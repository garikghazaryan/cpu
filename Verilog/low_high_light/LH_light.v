==> flow/design.v <==
module light (clk, rst, out);
input clk,rst;
output reg out;
reg [23:0] count_t1;
reg [23:0] count_t2;
reg [23:0] count_chng;
reg [23:0] count_chng2;
reg [23:0] ch_up;
reg [23:0] ch_down;
always@(posedge clk)begin
		if(rst)begin
			   	count_t1 <= 24'b0;
			   	count_t2 <= 24'b0;
				out<=1'b0;
		end
		else begin
			if(count_t2== ch_up) begin
				count_t1<=24'b0;
				out<=~out;
			end	
			if(count_t1== ch_down) begin
				count_t2<=24'b0;
				out<=~out;
			end
			if(out)count_t2<=(count_t2+{{23{1'b0}}, 1'b1});
			else count_t1<=(count_t1+{{23{1'b0}}, 1'b1});
		end
end
always@(posedge clk)begin
			ch_up<=24'd1+count_chng;
			ch_down<=24'd30000-count_chng;  
	end
always@(posedge clk)begin
		if(rst)	begin
				count_chng = 24'd0;
				count_chng2= 24'd0;
		end
		else if(count_chng2==24'd500) begin    
				count_chng<=count_chng+24'd10;   
				count_chng2<=24'd0;
		end
		else count_chng2=count_chng2+24'd1;
end
endmodule
Reports on light
The steps from the RTL of light to its reports follow in flow order. Line numbers count from 1 in the design file above. Operators carry their Yosys type and port widths (W data, S select, Z words). Library cell names are shortened. Not given: n/a

Top module: light. Clock port: clk. Cell library: sky130hd. Timing corner: tt_025C_1v80.

Word-level counts
Yosys after proc, flatten, opt, wreduce and memory -nomap, before mapping. Memory bits, and registers merged into a memory's read port (data or address), are not among the register bits. Print and check cells are not counted. Equal cells are merged and count once.

The figure for flip-flop bits (word level) is 145. The figure for input port bits is 2. The figure for output and inout bits is 1. Elaborated cells: 27.

Under add/subtract/negate cells stands 6. The entry for equality and inequality tests reads 4. Under multiplexer cells stands 6. The figure for bitwise gates (word level) is 1. For reduce/logical cells the number is 3.

Operators by type and width (number): $mux W24 (4); $add A24 B1 Y24 const B (3); $eq A24 B24 Y1 (2); $add A1 B24 Y24 const A (1); $sub A15 B24 Y24 const A (1); $add A24 B4 Y24 const B (1); $eq A24 B9 Y1 const B (1); $reduce_bool A2 Y1 (2); $ne A2 B1 Y1 const B (1); $reduce_or A2 Y1 (1); $mux W1 (2); $not A1 Y1 (1).

Longest topological paths
Yosys ltp: most cells in a row. Word level: on the elaborated netlist, between registers, memories and ports. Mapped: between sequential cells and ports; inverters and the memories' decode and read muxes count.

The figure for word-level depth is 3. For ABC_AREA the number is 0. The entry for gate-level depth with buffers reads 9. Depth with buffers taken out: 8.

After synthesis
The flow's flattened synthesis, as Yosys stat reports it; memories are mapped. The netlist is that of the ABC_AREA named above (0 if unset); the other value can give another one.

Standard cells after synthesis: 725. For cell area after synthesis the number is 6487.5 µm². The figure for sequential part of the area is 2822.7 µm². The figure for mapped flip-flops is 141. For buffers the number is 39.

Cell types: dfxtp_1 (number 141, total area 2.82E+03 µm²); xnor2_1 (number 74, total area 648.122 µm²); xor2_1 (number 65, total area 569.296 µm²); nor2_1 (number 105, total area 394.128 µm²); nand3_1 (number 40, total area 200.192 µm²); nand4_1 (number 31, total area 193.936 µm²); nand2_1 (number 49, total area 183.926 µm²); a22oi_1 (number 16, total area 120.115 µm²); a21oi_1 (number 20, total area 100.096 µm²); and3_1 (number 16, total area 100.096 µm²); nor4_1 (number 15, total area 93.84 µm²); clkbuf_1 (number 23, total area 86.333 µm²); ha_1 (number 6, total area 75.072 µm²); o21ai_0 (number 14, total area 70.067 µm²); nor2b_1 (number 8, total area 50.048 µm²); nor3_1 (number 10, total area 50.048 µm²); nor4_4 (number 2, total area 42.541 µm²); buf_2 (number 8, total area 40.038 µm²).

Other cell types: 43; their cells: 82.

Timing after synthesis
Source: OpenSTA report_checks on the synthesized netlist (no wires, ideal clock, input and output delay 20% of the period each), path of least setup slack; recovery checks are left aside. Register names are those of the netlist, which keeps one name where synthesis merged equal registers.

Kind: flip-flop to flip-flop. Start: reg count_t1[10]. End: reg count_t2[11]. The figure for period is 2.99 ns. For library setup time the number is 0.128 ns. Launch time at the first pin: 0.000 ns. For arrival the number is 1.796 ns. The figure for data required time is 2.862 ns. The figure for path slack is 1.066 ns. Path delay: 1.924 ns. Under stages stands 10. Under buffers on the path stands 3. Synthesis period reached: 1.924 ns.

"path delay" is the arrival time less input delay plus setup time. "stages": output pins that drive a net of the path, with the launching flip-flop's if there is one; two outputs of one cell count as two. "synthesis period reached" is the clock period less the worst setup slack; recovery checks do not enter. This is arithmetic on one report: input and output delays are still those of the set period (20% each). The rows between start and end are the longest chain of elaborated cells between them; the timing report does not say that the signal goes this way. Where chains are equally long, one stands for them. Each line given opens the expression or statement behind the cell; cells for indexed reads and writes are added by Yosys, which also makes memories of some case tables. At most two assigning lines are given for a register; there are more.

Path through: dfxtp_1 > buf_6 > xor2_1 > nor4_2 > nand4_1 > o41a_1 > buf_6 > buf_8 > a22oi_1 > nor2_1. The figure for length of the longest elaborated chain is 3. Under elaborated cells on any way between the ends stands 4. The figure for source lines of those cells is 2. Classes of those cells: eq/ne (1); mux (2); reduce/logical (1).

RTL lines, path post-synthesis: start, declared (line 4) `reg [23:0] count_t1;`; start, assigned (line 12) `count_t1 <= 24'b0;`; start, assigned (line 26) `else count_t1<=(count_t1+{{23{1'b0}}, 1'b1});`; $eq A24 B24 Y1 (line 21) `if(count_t1== ch_down) begin`; $mux W24 (line 21); $mux W24 (line 25) `if(out)count_t2<=(count_t2+{{23{1'b0}}, 1'b1});`; end, assigned (line 22) `count_t2<=24'b0;`; end, assigned (line 25); end, declared (line 5) `reg [23:0] count_t2;`.

Path in the finished layout
From the final timing report of run A: the path of least setup slack in the routed layout; clock arrival at registers is part of the times.

Kind: flip-flop to flip-flop. Start: reg count_t1[8]. End: reg count_t2[14]. The figure for period is 1.51 ns. For library setup time the number is 0.13 ns. Launch time at the first pin: 0.42 ns. For arrival the number is 2.27 ns. The figure for data required time is 1.79 ns. The figure for path slack is -0.47 ns. Under stages stands 8. Under buffers on the path stands 1.

The rows between start and end are the longest chain of elaborated cells between them; the timing report does not say that the signal goes this way. Where chains are equally long, one stands for them. At most two assigning lines are given for a register; there are more.

Path through: dfxtp_2 > xor2_1 > nor4_2 > nand4_1 > buf_4 > or4_4 > nand3_2 > a21oi_2. The figure for length of the longest elaborated chain is 3. Under elaborated cells on any way between the ends stands 4. The figure for source lines of those cells is 2. Classes of those cells: eq/ne (1); mux (2); reduce/logical (1).

RTL lines, path after layout: start, declared (line 4) `reg [23:0] count_t1;`; start, assigned (line 12) `count_t1 <= 24'b0;`; start, assigned (line 26) `else count_t1<=(count_t1+{{23{1'b0}}, 1'b1});`; $eq A24 B24 Y1 (line 21) `if(count_t1== ch_down) begin`; $mux W24 (line 21); $mux W24 (line 25) `if(out)count_t2<=(count_t2+{{23{1'b0}}, 1'b1});`; end, assigned (line 22) `count_t2<=24'b0;`; end, assigned (line 25); end, declared (line 5) `reg [23:0] count_t2;`.

Memo
Re: implementation data of light

Measured results for light: 2 stored runs of the Yosys and OpenROAD flow on sky130hd. The settings differ; the order carries no meaning. The constraints put input and output delay at 20% of the set period each and load the outputs with 0.01 pF. "achieved period" is the run's clock period less its worst setup slack. It is reckoned from that one timing run; input and output delays stay at 20% of the period that was set. "allowed time less slack (worst setup path)": the worst setup path's part of the clock period (all of it between registers, 20% less for each end at a port) less its slack. A launch clock that arrives late makes it longer, a capture clock that arrives late makes it shorter. "power consumption" is the tool's figure for a default switching activity; nothing was simulated.

Run A has these settings: period_ns 1.51; CORE_UTILIZATION 39; SETUP_SLACK_MARGIN 0.02; CORE_ASPECT_RATIO 0.5; CORE_MARGIN 7; TNS_END_PERCENT 45; GPL_ROUTABILITY_DRIVEN 0; CTS_CLUSTER_DIAMETER 226; CAP_MARGIN 35; SLEW_MARGIN 25. The setup TNS is -26.346 ns. For the allowed time less slack (worst setup path) the run shows 1.98 ns. Kind of the worst setup path: flip-flop to flip-flop. The area inside the die boundary stands at 20661.3 µm². For the smallest hold slack the run shows 0.376 ns. The standard-cell area after layout comes to 9354.0 µm². The worst setup slack after layout comes to -0.473 ns. The achieved period comes to 1.983 ns. The utilization after layout stands at 0.574. The power consumption comes to 8422 uW. The netlist area reported by Yosys reads 6487.5 µm².

Run B has these settings: period_ns 2.6; CORE_UTILIZATION 15; PLACE_DENSITY_LB_ADDON 0.18; CORE_ASPECT_RATIO 1.67; CORE_MARGIN 4; GPL_TIMING_DRIVEN 0; CAP_MARGIN 15; MIN_ROUTING_LAYER met1; SLEW_MARGIN 20. The standard-cell area after layout comes to 7817.5 µm². The utilization after layout stands at 0.183. The netlist area reported by Yosys reads 6487.5 µm². The setup TNS is 0.000 ns. The achieved period comes to 2.400 ns. The power consumption comes to 4797 uW. The area inside the die boundary stands at 46751.4 µm². For the allowed time less slack (worst setup path) the run shows 2.40 ns. Kind of the worst setup path: flip-flop to flip-flop. The worst setup slack after layout comes to 0.200 ns. For the smallest hold slack the run shows 0.344 ns.
