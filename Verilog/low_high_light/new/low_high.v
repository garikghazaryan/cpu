==> flow/design.v <==
module Counter_high #(parameter N=10)(clk, rst, count);
input clk, rst;
output reg [31:0] count;
always @(posedge clk) begin
	if (rst) count <= 32'b0;
	else 
		if(count==N)begin
			count <= 32'b0;
		end
		else begin
			count <= count + {{31{1'b0}}, 1'b1};
		end
end
endmodule
module Counter_low #(parameter M=10, parameter N=10)(clk, rst, count);
input clk, rst;
output reg [31:0] count;
reg [31:0] t_count;
reg level;
always @(posedge clk) begin
		if (rst) begin 
				count <= 32'b0;
            	t_count <= 32'b0;
		end
    	else
    	   	if(t_count==M)begin
            		t_count <= 32'b0;
					if(level) count <= count + {{31{1'b0}}, 1'b1};
					else  count <= count - {{31{1'b0}}, 1'b1};
        	end
       		else begin
            	t_count <= t_count + {{31{1'b0}}, 1'b1};
        end
end
always @(posedge clk) begin
		if(count==N) level<=1'b0;
		else if (count==32'b0) level<=1'b1;
end
endmodule
module LowHigh (clk, rst, led);
input clk, rst;
output reg led;
parameter length=30;
parameter speed_down=300;
wire [31:0] high_out;
wire [31:0] low_out;
Counter_high #(.N(length)) high (.clk(clk), .rst(rst), .count(high_out));
Counter_low #(.M(speed_down), .N(length)) low (.clk(clk), .rst(rst), .count(low_out));
always@(*)begin
		if(rst) led=1'b0;
		else begin
			if(high_out<low_out) led=1'b1;
			else led=1'b0;
		end
end	
endmodule
Reports on LowHigh
The steps from the RTL of LowHigh to its reports follow in flow order. Lines are those of the file above, counted from 1. Operators carry their Yosys type and port widths (W data, S select, Z words). Not given: n/a

Top: LowHigh. Clock: clk. Library: sky130hd. Timing corner: tt_025C_1v80.

Word-level counts
Yosys after proc, flatten, opt, wreduce and memory -nomap, before mapping. Enables and synchronous resets that opt folds into registers are not counted as muxes. Memory bits, and registers merged into a memory's read port (data or address), are not among the register bits. Print and check cells are not counted. Equal cells are merged and count once.

Flip-flop bits (word level): 97. Input port bits: 2. The entry for output and inout bits reads 1. Under word-level cells stands 18.

Under add/sub/neg operators stands 4. For magnitude comparators the number is 1. The entry for eq/ne operators reads 3. The figure for multiplexer cells is 3. Reductions and logical operators: 3.

Operators by type and width (count): $add A32 B1 Y32 const B (3); $eq A32 B5 Y1 const B (2); $sub A32 B1 Y32 const B (1); $lt A32 B32 Y1 (1); $eq A32 B9 Y1 const B (1); $logic_not A32 Y1 (1); $mux W32 (1); $reduce_or A2 Y1 (2); $mux W1 (2).

Logic depth
Longest topological path by Yosys (ltp), each cell counted once; first at word level (registers and memories cut), then after technology mapping (sequential cells cut; the memories' decode and read muxes count).

Depth after elaboration: 3. The figure for ABC_AREA is 0. The figure for gate-level depth with buffers is 11. For depth with buffers taken out the number is 10.

Synthesis result
Source: synth_stat.txt of the flow (Yosys; design flattened, memories mapped). It holds for the ABC_AREA given above (unset counts as 0); a run with the other value may have another netlist. The area totals of this step are shown rounded.

Cell types: sky130_fd_sc_hd__dfxtp_1 (count 97, total area 1.94E+03 um^2); sky130_fd_sc_hd__ha_1 (count 65, total area 813.28 um^2); sky130_fd_sc_hd__nor2_1 (count 109, total area 409.142 um^2); sky130_fd_sc_hd__xor2_1 (count 44, total area 385.37 um^2); sky130_fd_sc_hd__a21o_1 (count 35, total area 262.752 um^2); sky130_fd_sc_hd__a21oi_1 (count 50, total area 250.24 um^2); sky130_fd_sc_hd__xnor2_1 (count 25, total area 218.96 um^2); sky130_fd_sc_hd__nand2_1 (count 50, total area 187.68 um^2); sky130_fd_sc_hd__inv_1 (count 42, total area 157.651 um^2); sky130_fd_sc_hd__nand3_1 (count 30, total area 150.144 um^2); sky130_fd_sc_hd__and3_1 (count 21, total area 131.376 um^2); sky130_fd_sc_hd__nand4_1 (count 20, total area 125.12 um^2); sky130_fd_sc_hd__nor4_1 (count 19, total area 118.864 um^2); sky130_fd_sc_hd__o21ai_0 (count 23, total area 115.11 um^2); sky130_fd_sc_hd__nor3_1 (count 21, total area 105.101 um^2); sky130_fd_sc_hd__mux2i_1 (count 8, total area 80.077 um^2); sky130_fd_sc_hd__nor4b_1 (count 7, total area 61.309 um^2); sky130_fd_sc_hd__clkbuf_1 (count 16, total area 60.058 um^2).

Not listed: further types 49, cells in them 103.

Under cell count stands 785. The figure for mapped area is 0.00641 mm^2. Under sequential part of the area stands 0.00194 mm^2. Mapped flip-flops: 97. The entry for buffer cells reads 23.

By module: a second synthesis without flattening, with its own total; a netlist apart from the flattened one above.

Cell total of the unflattened synthesis: 845. Under area (unflattened synthesis) stands 0.00676 mm^2.

Each row is one instance without its submodules.

By module: Counter_low (instances 1, cells 541, area 0.00436 mm^2, sequential area 0.0013 mm^2); Counter_high (N=30) (instances 1, cells 193, area 0.00161 mm^2, sequential area 0.000641 mm^2); LowHigh (instances 1, cells 111, area 0.000781 mm^2, sequential area 0 mm^2).

Path before layout
OpenSTA on the mapped netlist: ideal clock, no wires. The path of least setup slack (recovery checks aside). Input and output delay are each 20% of the period. Register names are those of the netlist, which keeps one name where synthesis merged equal registers.

Path kind: register to register. From: register low.level. To: register low.count[31]. For period the number is 3.97 ns. Under setup time stands 0.121 ns. The entry for time at the first pin reads 0.000 ns. The figure for arrival is 3.146 ns. Required time: 3.849 ns. The entry for setup slack reads 0.703 ns. Under delay of the path stands 3.267 ns. For stages on the path the number is 11. For path buffers the number is 0. Under synthesis period reached stands 3.267 ns.

"delay of the path" = arrival - input delay + setup time. "stages on the path": output pins that drive a net of the path, with the launching flip-flop's if there is one; two outputs of one cell count as two. "synthesis period reached" is the clock period less the worst setup slack; recovery checks do not enter. This is arithmetic on one report: input and output delays are still those of the set period (20% each). Between the ends stands the longest chain of elaborated cells between them, by number of cells; it is not shown to be the way that was timed. Of several equally long chains one is given. Each line given opens the expression or statement behind the cell; cells for indexed reads and writes are added by Yosys, which also makes memories of some case tables. A register here has more assigning lines than the two given.

Cells stage by stage: sky130_fd_sc_hd__dfxtp_1 sky130_fd_sc_hd__inv_1 sky130_fd_sc_hd__ha_1 sky130_fd_sc_hd__a21o_1 sky130_fd_sc_hd__a21o_1 sky130_fd_sc_hd__a21o_1 sky130_fd_sc_hd__a31o_2 sky130_fd_sc_hd__a2111o_1 sky130_fd_sc_hd__o221ai_2 sky130_fd_sc_hd__mux2_4 sky130_fd_sc_hd__mux2_4. The figure for cells in the longest elaborated chain is 1. Under elaborated cells on any way between the ends stands 1. The figure for source lines of those cells is 1. Those cells by class: mux: 1.

RTL lines, path post-synthesis: start, declared (RTL line 19) `reg level;`; start, assigned (RTL line 36) `if(count==N) level<=1'b0;`; start, assigned (RTL line 37) `else if (count==32'b0) level<=1'b1;`; $mux W32 (RTL line 28) `if(level) count <= count + {{31{1'b0}}, 1'b1};`; end, assigned (RTL line 28); end, assigned (RTL line 29) `else count <= count - {{31{1'b0}}, 1'b1};`; end, declared (RTL line 17) `output reg [31:0] count;`.

Timing after layout
Path of least setup slack in the final report of flow run 1 (OpenROAD, finished layout, wires in). Where an end is a register, its clock arrival counts in the times.

Path kind: register to register. From: register low.level. To: register low.count[31]. For period the number is 2.44 ns. Under setup time stands 0.11 ns. The entry for time at the first pin reads 0.35 ns. The figure for arrival is 3.09 ns. Required time: 2.69 ns. The entry for setup slack reads -0.40 ns. For stages on the path the number is 12. For path buffers the number is 1.

Between the ends stands the longest chain of elaborated cells between them, by number of cells; it is not shown to be the way that was timed. Of several equally long chains one is given. A register here has more assigning lines than the two given.

Cells stage by stage: sky130_fd_sc_hd__dfxtp_4 sky130_fd_sc_hd__clkinvlp_4 sky130_fd_sc_hd__buf_12 sky130_fd_sc_hd__ha_4 sky130_fd_sc_hd__a21o_1 sky130_fd_sc_hd__a21o_1 sky130_fd_sc_hd__a21o_1 sky130_fd_sc_hd__a31o_2 sky130_fd_sc_hd__a2111o_1 sky130_fd_sc_hd__o221ai_2 sky130_fd_sc_hd__mux2_4 sky130_fd_sc_hd__mux2_4. The figure for cells in the longest elaborated chain is 1. Under elaborated cells on any way between the ends stands 1. The figure for source lines of those cells is 1. Those cells by class: mux: 1.

RTL lines, path after layout: start, declared (RTL line 19) `reg level;`; start, assigned (RTL line 36) `if(count==N) level<=1'b0;`; start, assigned (RTL line 37) `else if (count==32'b0) level<=1'b1;`; $mux W32 (RTL line 28) `if(level) count <= count + {{31{1'b0}}, 1'b1};`; end, assigned (RTL line 28); end, assigned (RTL line 29) `else count <= count - {{31{1'b0}}, 1'b1};`; end, declared (RTL line 17) `output reg [31:0] count;`.

# Flow runs of LowHigh

Design LowHigh on sky130hd. What follows are 2 stored runs of the flow, each under its own settings; their order means nothing. The constraints put input and output delay at 20% of the set period each and load the outputs with 0.01 pF. By "achieved period" is meant the clock period of the run minus its worst setup slack. This is arithmetic on one report: input and output delays are still those of the set period (20% each). "allowed time less slack (worst setup path)": the worst setup path's part of the clock period (all of it between registers, 20% less for each end at a port) less its slack. A launch clock that arrives late makes it longer, a capture clock that arrives late makes it shorter. "total power after layout": no workload was simulated; the value follows from the tool's default switching activity. The measured numbers are rounded.

Flow run 1 has these settings: period_ns 2.44; CORE_UTILIZATION 31; SETUP_SLACK_MARGIN 0.09; PLACE_DENSITY_LB_ADDON 0.17; CORE_ASPECT_RATIO 1.23; CORE_MARGIN 3; CELL_PAD_IN_SITES_GLOBAL_PLACEMENT 2; TNS_END_PERCENT 85; ABC_AREA 0; GPL_ROUTABILITY_DRIVEN 1; MIN_ROUTING_LAYER met1; CAP_MARGIN 20; SLEW_MARGIN 20. The mapped cell area after synthesis comes to 0.00641 mm^2. The full die area stands at 0.0224 mm^2. The total power after layout stands at 3.24 mW. The measured utilization of the finished layout is 43.8 %. The measured achieved period is 2.842 ns. The lowest setup slack reads -0.402 ns. For the worst-case hold slack the run shows 0.535 ns. The std-cell area (final layout) reads 0.00878 mm^2. The allowed time less slack (worst setup path) is 2.84 ns. Worst setup path type: register to register. The sum of negative setup slack stands at -4.26 ns.

Flow run 2 has these settings: period_ns 5.4; CORE_UTILIZATION 55; HOLD_SLACK_MARGIN -0.05; CORE_ASPECT_RATIO 1.89; CELL_PAD_IN_SITES_GLOBAL_PLACEMENT 0; CELL_PAD_IN_SITES_DETAIL_PLACEMENT 1; CAP_MARGIN 20; CORE_MARGIN 2; SLEW_MARGIN 20. The mapped cell area after synthesis comes to 0.00641 mm^2. The full die area stands at 0.0126 mm^2. The total power after layout stands at 1.38 mW. The measured utilization of the finished layout is 59.6 %. The measured achieved period is 4.227 ns. The lowest setup slack reads 1.17 ns. For the worst-case hold slack the run shows 0.489 ns. The std-cell area (final layout) reads 0.00684 mm^2. The allowed time less slack (worst setup path) is 3.15 ns. Worst setup path type: register to output. The sum of negative setup slack stands at 0.000 ns.
